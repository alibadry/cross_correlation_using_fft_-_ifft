==> flow/design.v <==
module Complex_Multiplier #(
    parameter INTEGER_SIZE = 8,
                FRACT_SIZE = 8
) (
    input   wire                                clk, rst,
    input   wire    signed  [INTEGER_SIZE+FRACT_SIZE-1:0]    in1_r,in1_i,
    input   wire    signed  [INTEGER_SIZE+FRACT_SIZE-1:0]    in2_r,in2_i,
    output  wire    signed  [INTEGER_SIZE+FRACT_SIZE-1:0]    out_r,out_i
);
localparam DATA_WIDTH = INTEGER_SIZE+FRACT_SIZE ;
wire signed [2*DATA_WIDTH-1:0] prod1, prod2, prod3, prod4;
wire signed [2*DATA_WIDTH-1:0] prod1_seq, prod2_seq, prod3_seq, prod4_seq;
wire signed [DATA_WIDTH-1:0]   out_r_comb, out_i_comb;
assign out_r_comb = (prod1_seq - prod2_seq)>>FRACT_SIZE;
assign out_i_comb = (prod3_seq + prod4_seq)>>FRACT_SIZE;
Multiplier #(.DATA_WIDTH(DATA_WIDTH)) M0 (.in1(in1_r), .in2(in2_r), .out(prod1));
Multiplier #(.DATA_WIDTH(DATA_WIDTH)) M1 (.in1(in1_i), .in2(in2_i), .out(prod2));
Multiplier #(.DATA_WIDTH(DATA_WIDTH)) M2 (.in1(in1_r), .in2(in2_i), .out(prod3));
Multiplier #(.DATA_WIDTH(DATA_WIDTH)) M3 (.in1(in2_r), .in2(in1_i), .out(prod4));
delay_unit #(.DATA_WIDTH(2*DATA_WIDTH)) D1 (.clk(clk), .reset(rst), .in_data(prod1), .out_data(prod1_seq));
delay_unit #(.DATA_WIDTH(2*DATA_WIDTH)) D2 (.clk(clk), .reset(rst), .in_data(prod2), .out_data(prod2_seq));
delay_unit #(.DATA_WIDTH(2*DATA_WIDTH)) D3 (.clk(clk), .reset(rst), .in_data(prod3), .out_data(prod3_seq));
delay_unit #(.DATA_WIDTH(2*DATA_WIDTH)) D4 (.clk(clk), .reset(rst), .in_data(prod4), .out_data(prod4_seq));
delay_unit #(.DATA_WIDTH(DATA_WIDTH)) D5_r (.clk(clk), .reset(rst), .in_data(out_r_comb), .out_data(out_r));
delay_unit #(.DATA_WIDTH(DATA_WIDTH)) D5_i (.clk(clk), .reset(rst), .in_data(out_i_comb), .out_data(out_i));
endmodule
module Multiplier #(
    parameter DATA_WIDTH = 16
) (
    input wire signed [DATA_WIDTH-1:0] in1, in2,
    output wire signed [2*DATA_WIDTH-1:0] out
);
  assign out = in1*in2;
endmodule
module delay_unit #(parameter DATA_WIDTH=32 )
(
input clk,
input reset,
input  [DATA_WIDTH-1:0] in_data,
output reg  [DATA_WIDTH-1:0] out_data
);
always @ (posedge clk, negedge reset )begin
  if(reset!=1'b1) begin
    out_data<='b0;
  end
  else begin
    out_data= in_data;
  end
end
endmodule
## Step by step through the tools: Complex_Multiplier

Tool output for the design above, in the order of the flow.
Lines are those of the file above, counted from 1.
Operators: Yosys type, input widths -> output width; for muxes data width and select width s.
Cell names lack the library's common part.
The mark n/a stands for no value.

- Top: Complex_Multiplier
- Clock: clk
- Library: sky130hd
- Library corner: tt_025C_1v80

## Word-level counts

Source: Yosys, flattened and elaborated, memories not mapped. Widths are those after wreduce; folded enables and synchronous resets count as part of the registers. Registers that Yosys merges into a memory's read port (data or address) are not register bits. Print and check cells do not count. Equal cells are merged and count once.

- $add $sub $neg: 2
- Multiply operators: 4

Operators with widths:

| operator | number |
|---|---|
| $mul 16x16->24 | 4 |
| $add 24x24->24 | 1 |
| $sub 24x24->24 | 1 |

- Register bits: 128
- Output and inout port bits: 32
- Cells after elaboration: 12

## Logic depth

Longest topological path by Yosys (ltp), each cell counted once; first at word level (registers and memories cut), then after technology mapping (sequential cells cut; the memories' decode and read muxes count).

- Word-level depth: 1
- ABC_AREA: 0
- Gate-level depth with buffers: 24
- Depth with buffers taken out: 22

## Synthesis result

The flow's flattened synthesis, as Yosys stat reports it; memories are mapped. The netlist is that of the ABC_AREA named above (0 if unset); the other value can give another one.
Totals and module areas in this step are rounded.

Cell types:

| cell | number | area in all (um^2) |
|---|---|---|
| fa_1 | 748 | 1.5E+04 |
| ha_1 | 336 | 4.2E+03 |
| inv_1 | 1009 | 3.79E+03 |
| dfrtp_1 | 128 | 3.2E+03 |
| and2_1 | 447 | 2.8E+03 |
| nand2_1 | 468 | 1.76E+03 |
| xnor2_1 | 145 | 1.27E+03 |
| clkbuf_1 | 168 | 630.605 |
| xor2_1 | 39 | 341.578 |
| nor2_1 | 88 | 330.317 |
| a21oi_1 | 64 | 320.307 |
| a21o_1 | 24 | 180.173 |
| nand2b_1 | 22 | 137.632 |
| o21a_1 | 18 | 135.13 |
| a211oi_1 | 16 | 120.115 |
| nor3_1 | 23 | 115.11 |
| o21ai_0 | 20 | 100.096 |
| o21bai_1 | 12 | 90.086 |

Other cell types: 47; their cells: 141.

- Cell count: 3916
- Mapped area: 35600 um^2
- Sequential area: 3200 um^2
- Mapped flip-flops: 128

The figures by module come from a second, unflattened synthesis with its own total; it is not the netlist above.

- Cell total of the unflattened synthesis: 4698
- Area (unflattened synthesis): 44900 um^2

Rows give one instance, submodules left out.

Modules:

| module | times used | cells | area (um^2) | sequential area (um^2) |
|---|---|---|---|---|
| Multiplier #(DATA_WIDTH=16) | 4 | 1078 | 9810 | 0.0 |
| delay_unit #(DATA_WIDTH=32) | 4 | 32 | 801 | 801 |
| Complex_Multiplier | 1 | 226 | 1660 | 0.0 |
| delay_unit #(DATA_WIDTH=16) | 2 | 16 | 400 | 400 |

## Timing after synthesis

Source: OpenSTA report_checks on the synthesized netlist (no wires, ideal clock, input and output delay 20% of the period each), path of least setup slack; recovery checks are left aside. Register names are those of the netlist, which keeps one name where synthesis merged equal registers.

- Kind: input to register
- From: input in1_i[14]
- To: register D2.out_data[23]
- Period: 14.4 ns
- External input delay: 2.880 ns
- Setup time: 0.125 ns
- Time at the first pin: 2.880 ns
- Data arrival time: 8.114 ns
- Required time: 14.275 ns
- Setup slack: 6.161 ns
- Delay of the path: 5.359 ns
- Stages: 20
- Buffers on the path: 2
- Synthesis period reached: 8.239 ns

"delay of the path" is the arrival time less input delay plus setup time.
"stages": output pins that drive a net of the path, with the launching flip-flop's if there is one; two outputs of one cell count as two.
"synthesis period reached" is the clock period less the worst setup slack; recovery checks do not enter. This is arithmetic on one report: input and output delays are still those of the set period (20% each).
The rows between start and end are the longest chain of elaborated cells between them; the timing report does not say that the signal goes this way. Where chains are equally long, one stands for them.
Each line given opens the expression or statement behind the cell; cells for indexed reads and writes are added by Yosys, which also makes memories of some case tables.

- Cells stage by stage: clkbuf_1 > clkbuf_1 > nand2_1 > fa_1 > fa_1 > fa_1 > inv_1 > fa_1 > fa_1 > inv_1 > fa_1 > inv_1 > ha_1 > o21a_1 > o21ai_1 > o31ai_1 > a211oi_1 > o41ai_1 > a31oi_1 > xnor2_1
- Length of the longest elaborated chain: 1
- Elaborated cells on any way between the ends: 1
- Source lines of those cells: 1
- Classes of those cells: mul: 1

Ends and longest elaborated chain, post-synthesis:

| item | line | RTL |
|---|---|---|
| start, declared | 6 | `input   wire    signed  [INTEGER_SIZE+FRACT_SIZE-1:0]    in1_r,in1_i,` |
| $mul 16x16->24 | 33 | `assign out = in1*in2;` |
| end, assigned | 44 | `out_data<='b0;` |
| end, assigned | 47 | `out_data= in_data;` |
| end, declared | 40 | `output reg  [DATA_WIDTH-1:0] out_data` |

## Timing after layout

Path of least setup slack in the final report of flow run A (OpenROAD, finished layout, wires in). Where an end is a register, its clock arrival counts in the times.

- Kind: input to register
- From: input in2_i[4]
- To: register D3.out_data[23]
- Period: 6.75 ns
- External input delay: 1.35 ns
- Setup time: 0.11 ns
- Time at the first pin: 1.35 ns
- Data arrival time: 6.74 ns
- Required time: 7.11 ns
- Setup slack: 0.38 ns
- Stages: 24
- Buffers on the path: 4

The rows between start and end are the longest chain of elaborated cells between them; the timing report does not say that the signal goes this way. Where chains are equally long, one stands for them.

- Cells stage by stage: clkbuf_4 > buf_12 > buf_4 > and2_1 > fa_1 > inv_1 > fa_1 > inv_1 > ha_1 > fa_1 > fa_1 > inv_1 > fa_1 > inv_1 > ha_1 > o21ai_0 > a21oi_1 > o211ai_1 > a21oi_2 > o41ai_2 > buf_4 > o311ai_2 > a21oi_2 > xnor2_1
- Length of the longest elaborated chain: 1
- Elaborated cells on any way between the ends: 1
- Source lines of those cells: 1
- Classes of those cells: mul: 1

Ends and longest elaborated chain, post-layout:

| item | line | RTL |
|---|---|---|
| start, declared | 7 | `input   wire    signed  [INTEGER_SIZE+FRACT_SIZE-1:0]    in2_r,in2_i,` |
| $mul 16x16->24 | 33 | `assign out = in1*in2;` |
| end, assigned | 44 | `out_data<='b0;` |
| end, assigned | 47 | `out_data= in_data;` |
| end, declared | 40 | `output reg  [DATA_WIDTH-1:0] out_data` |

Lab notebook: Complex_Multiplier

Settings and measured results of 2 stored flow runs for module Complex_Multiplier (sky130hd), not sorted in any way. The constraints put input and output delay at 20% of the set period each and load the outputs with 0.01 pF.
"period reached" means the clock period less the worst setup slack. The figure is calculated, with input and output delays left at 20% of the set period.
"time used up by the worst setup path" = time allowed to the worst setup path (clock period - input delay - output delay, where it has them) - its slack; a late launch clock adds to it, a late capture clock takes from it.
The results are shown rounded.
Among the settings, n/a means not set for that run.

| setting or result | flow run A | flow run B |
|---|---|---|
| period_ns | 6.75 | 4.5 |
| CORE_UTILIZATION | 59 | 32 |
| SETUP_SLACK_MARGIN | 0.39 | -0.17 |
| PLACE_DENSITY | 0.58 | n/a |
| TNS_END_PERCENT | 10 | 75 |
| GPL_ROUTABILITY_DRIVEN | 1 | n/a |
| CTS_CLUSTER_DIAMETER | 311 | n/a |
| MAX_ROUTING_LAYER | met4 | met4 |
| CAP_MARGIN | 20 | 10 |
| CORE_MARGIN | 2 | 2 |
| SLEW_MARGIN | 20 | 20 |
| PLACE_DENSITY_LB_ADDON | n/a | 0.08 |
| CORE_ASPECT_RATIO | n/a | 0.64 |
| CELL_PAD_IN_SITES_GLOBAL_PLACEMENT | n/a | 2 |
| GPL_TIMING_DRIVEN | n/a | 1 |
| CTS_CLUSTER_SIZE | n/a | 79 |
| total negative slack on setup checks (ns) | 0.000 | -57.3 |
| Yosys chip area after synthesis (um^2) | 35600 | 35600 |
| time used up by the worst setup path (ns) | 5.02 | 4.93 |
| kind of the worst setup path | input to register | input to register |
| setup slack of the critical path (ns) | 0.376 | -1.33 |
| standard-cell area after layout (um^2) | 43600 | 47600 |
| period reached (ns) | 6.374 | 5.833 |
| die size (um^2) | 62300 | 114000 |
| utilization | 0.727 | 0.434 |
